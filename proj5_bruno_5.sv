==> flow/design.v <==
module proj5_bruno_5 (
    input  logic        clk,
    input  logic        reset,
    input  logic        INI,
    input  logic [15:0] A,
    input  logic [7:0]  B,
    output logic        OCUP,
    output logic        P,
    output logic [15:0] R,
    output logic [7:0]  REM
);
    typedef enum logic [2:0] {
        S_IDLE, S_LOAD, S_COMP, S_CALC, S_OUTPUT
    } state_t;
    state_t current_state, next_state;
    logic [15:0] A_reg;
    logic [7:0]  B_reg;
    logic [15:0] count;
    logic a_reg_load;
    logic b_reg_load;
    logic result_load;
    logic result_clear;
    logic count_clear;
    logic count_inc;
    logic mux_sel;
    logic [15:0] a_reg_input;
    logic [15:0] sub_out;
    logic        a_reg_less_than_b_reg;
    assign sub_out = A_reg - {8'b0, B_reg};
    assign a_reg_less_than_b_reg = A_reg < {8'b0, B_reg};
    assign a_reg_input = (mux_sel == 1'b0) ? A : sub_out;
    always_comb begin
        next_state   = current_state;
        P            = 1'b0;
        OCUP         = 1'b0;
        a_reg_load   = 1'b0;
        b_reg_load   = 1'b0;
        result_load  = 1'b0;
        result_clear = 1'b0;
        count_clear  = 1'b0;
        count_inc    = 1'b0;
        mux_sel      = 1'b0;
        case (current_state)
            S_IDLE: begin
                OCUP = 1'b0;
                if (INI) begin
                    next_state   = S_LOAD;
                    mux_sel      = 1'b0;
                    a_reg_load   = 1'b1;
                    b_reg_load   = 1'b1;
                    count_clear  = 1'b1;
                    result_clear = 1'b1;
                end
            end
            S_LOAD: begin
                OCUP        = 1'b1;
                next_state  = S_COMP;
            end
            S_COMP: begin
                OCUP = 1'b1;
                if (a_reg_less_than_b_reg) next_state = S_OUTPUT;
                else                       next_state = S_CALC;
            end
            S_CALC: begin
                OCUP       = 1'b1;
                mux_sel    = 1'b1;
                a_reg_load = 1'b1;
                count_inc  = 1'b1;
                next_state = S_COMP;
            end
            S_OUTPUT: begin
                OCUP         = 1'b0;
                P            = 1'b1;
                result_load  = 1'b1;
                next_state   = S_IDLE;
            end
            default: begin
                next_state = S_IDLE;
            end
        endcase
    end
    always_ff @(posedge clk, negedge reset) begin
        if (!reset) begin
            current_state <= S_IDLE;
            A_reg <= 16'd0;
            B_reg <= 8'd0;
            count <= 16'd0;
            R     <= 16'd0;
            REM   <= 8'd0;
        end else begin
            current_state <= next_state;
            if (a_reg_load)   A_reg <= a_reg_input;
            if (b_reg_load)   B_reg <= B;
            if (count_clear)  count <= 16'd0;
            else if (count_inc) count <= count + 1;
            if (result_clear) begin
                R <= 16'd0;
                REM <= 8'd0;
            end else if (result_load) begin
                R <= count;
                REM <= A_reg[7:0];
            end
        end
    end
endmodule
# From RTL to reports: proj5_bruno_5
# What the tools print for proj5_bruno_5, step after step.
# Line numbers count from 1 in the design file above.
# Library cell names are shortened.
setup:
  top: "proj5_bruno_5"
  clk_port: "clk"
  library: "sky130hd"
  lib_corner: "tt_025C_1v80"

# Word level
# Source: Yosys, flattened and elaborated, memories not mapped. Widths are those after wreduce. Registers that Yosys merges into a memory's read port (data or address) are not register bits. Print and check cells do not count. Equal cells are merged and count once.
bits:
  regBits: 67
  input_bits: 27
  out_inout_bits: 26
  wordCells: 35
op_classes:
  addsub: 2
  cmp: 1
  n_eq: 5
  n_mux: 16
  reduce_and_logical: 5
ops:
  columns: ["op", "n"]
  rows:
  - ["16-bit 2-to-1 mux", 5]
  - ["16-bit by 1-bit adder with 16-bit output with constant B", 1]
  - ["16-bit by 8-bit subtractor with 16-bit output", 1]
  - ["16-bit by 8-bit < comparator with 1-bit output", 1]
  - ["8-bit 2-to-1 mux", 2]
  - ["3-bit case mux with 3-bit select", 1]
  - ["3-bit by 2-bit equality test with 1-bit output with constant B", 2]
  - ["3-bit 2-to-1 mux", 2]
  - ["1-bit 2-to-1 mux", 5]
  - ["2-bit nonzero test", 2]
  - ["3-bit by 1-bit equality test with 1-bit output with constant B", 1]
  - ["3-bit equality test with constant B", 1]
  - ["3-bit zero test", 1]
  - ["3-bit OR reduction", 1]
  - ["2-bit != test with constant B", 1]
  - ["2-bit OR reduction", 1]
  - ["1-bit case mux with 2-bit select", 1]

# Longest topological paths
# Longest topological path by Yosys (ltp), each cell counted once; first at word level (registers and memories cut), then after technology mapping (sequential cells cut; the memories' decode and read muxes count).
depth:
  ltp_word: 4
  abc_area: 0
  mapped_depth: 8
  depth_no_buf: 8

# Mapped cells and area
# The flow's flattened synthesis, as Yosys stat reports it; memories are mapped. The netlist is that of the ABC_AREA named above (0 if unset); the other value can give another one.
synth_totals:
  cells: 334
  yosys_area_um2: 3402.0
  sequential_area_um2: 1727.9
  flip_flops: 69
  buffers: 16
by_type:
  columns: ["cell", "n", "type_area_um2"]
  rows:
  - ["dfrtp_1", 68, 1.7E+03]
  - ["mux2i_1", 28, 280.269]
  - ["nor2_1", 50, 187.68]
  - ["xor2_1", 13, 113.859]
  - ["ha_1", 9, 112.608]
  - ["a211oi_1", 12, 90.086]
  - ["and3_1", 14, 87.584]
  - ["nand2_1", 22, 82.579]
  - ["o21ai_0", 15, 75.072]
  - ["a21oi_1", 14, 70.067]
  - ["xnor2_1", 8, 70.067]
  - ["inv_1", 14, 52.55]
  - ["clkbuf_1", 10, 37.536]
  - ["nand4_1", 6, 37.536]
  - ["a21o_1", 4, 30.029]
  - ["o41ai_4", 1, 27.526]
  - ["dfstp_2", 1, 26.275]
  - ["nand3_1", 5, 25.024]
# Other cell types: 24; their cells: 40.

# Worst setup path after synthesis
# Source: OpenSTA report_checks on the synthesized netlist (no wires, ideal clock, input and output delay 20% of the period each), path of least setup slack; recovery checks are left aside. Register names are those of the netlist, which keeps one name where synthesis merged equal registers.
synth_path:
  kind: "reg2reg"
  from: "reg A_reg[0]"
  to: "reg A_reg[10]"
  tclk_ns: 2.93
  setup_time_ns: 0.126
  launch_ns: 0.000
  t_arrival_ns: 1.901
  t_required_ns: 2.804
  setup_slack_ns: 0.903
  delay_ns: 2.027
  driving_pins: 9
  n_path_buf: 0
  period_less_setup_slack_ns: 2.027
# "delay_ns" = arrival - input delay + setup time.
# "driving_pins" counts driving pins, that of a launching flip-flop among them; a cell with two outputs on the path counts twice.
# "period_less_setup_slack_ns" = period - worst setup slack (recovery checks aside). The figure is calculated, with input and output delays left at 20% of the set period.
# Between the ends stands the longest chain of elaborated cells between them, by number of cells; it is not shown to be the way that was timed. Of several equally long chains one is given.
# Each line given opens the expression or statement behind the cell; cells for indexed reads and writes are added by Yosys, which also makes memories of some case tables.
synth_via:
  cell_sequence: "dfrtp_1 > inv_1 > ha_1 > fa_1 > nor2b_4 > o31a_1 > o41ai_4 > a31oi_1 > a221o_1"
  elab_chain_len: 2
  cells_between: 2
  lines_between: 2
  classes_between: "1 x add/sub; 1 x mux"
synth_lines:
  columns: ["element", "line", "text"]
  rows:
  - ["start, declared", 16, "logic [15:0] A_reg;"]
  - ["start, assigned", 85, "A_reg <= 16'd0;"]
  - ["start, assigned", 92, "if (a_reg_load)   A_reg <= a_reg_input;"]
  - ["16-bit by 8-bit subtractor with 16-bit output", 29, "assign sub_out = A_reg - {8'b0, B_reg};"]
  - ["16-bit 2-to-1 mux", 31, "assign a_reg_input = (mux_sel == 1'b0) ? A : sub_out;"]
  - ["end, assigned", 85, null]
  - ["end, assigned", 92, null]
  - ["end, declared", 16, null]

# Timing after layout
# Path of least setup slack in the final report of run B (OpenROAD, finished layout, wires in). Where an end is a register, its clock arrival counts in the times.
layout_path:
  kind: "reg2reg"
  from: "reg A_reg[0]"
  to: "reg A_reg[10]"
  tclk_ns: 1.8
  setup_time_ns: 0.11
  launch_ns: 0.34
  t_arrival_ns: 2.25
  t_required_ns: 2.02
  setup_slack_ns: -0.22
  driving_pins: 9
  n_path_buf: 0
# Between the ends stands the longest chain of elaborated cells between them, by number of cells; it is not shown to be the way that was timed. Of several equally long chains one is given.
layout_via:
  cell_sequence: "dfrtp_1 > inv_2 > ha_4 > fa_2 > nor2b_4 > o31a_1 > o41ai_4 > a31oi_1 > a221o_1"
  elab_chain_len: 2
  cells_between: 2
  lines_between: 2
  classes_between: "1 x add/sub; 1 x mux"
layout_lines:
  columns: ["element", "line", "text"]
  rows:
  - ["start, declared", 16, "logic [15:0] A_reg;"]
  - ["start, assigned", 85, "A_reg <= 16'd0;"]
  - ["start, assigned", 92, "if (a_reg_load)   A_reg <= a_reg_input;"]
  - ["16-bit by 8-bit subtractor with 16-bit output", 29, "assign sub_out = A_reg - {8'b0, B_reg};"]
  - ["16-bit 2-to-1 mux", 31, "assign a_reg_input = (mux_sel == 1'b0) ? A : sub_out;"]
  - ["end, assigned", 85, null]
  - ["end, assigned", 92, null]
  - ["end, declared", 16, null]

# Record of 2 stored runs of the RTL-to-layout flow on proj5_bruno_5, platform sky130hd. The runs are unordered. Constraints: input delay and output delay 20% of the set period each, output load 0.01 pF.
# "achievedPeriod_ns" means the clock period less the worst setup slack. The figure is calculated, with input and output delays left at 20% of the set period.
# "power_mw" rests on the timing tool's default activity at the inputs, not on a simulated workload.
runs:
  - name: "run A"
    settings:
      period_ns: 2.45
      CORE_UTILIZATION: 64
      SETUP_SLACK_MARGIN: 0.64
      PLACE_DENSITY_LB_ADDON: 0.16
      CORE_MARGIN: 3
      CELL_PAD_IN_SITES_DETAIL_PLACEMENT: 1
      ABC_AREA: 0
      CTS_CLUSTER_DIAMETER: 329
      CAP_MARGIN: 20
      SLEW_MARGIN: 20
    outcome: "incomplete, placement halted on DPL-0033"
  - name: "run B"
    settings:
      period_ns: 1.8
      CAP_MARGIN: 20
      CORE_MARGIN: 2
      CORE_UTILIZATION: 40
      SLEW_MARGIN: 20
    results:
      die_footprint_um2: 9258.3
      stdcell_area_um2: 4718.3
      power_mw: 3.083
      synth_area_um2: 3402.0
      ws_setup_ns: -0.224
      layout_utilization_pct: 57.4
      achievedPeriod_ns: 2.024
      final_setup_tns_ns: -1.289
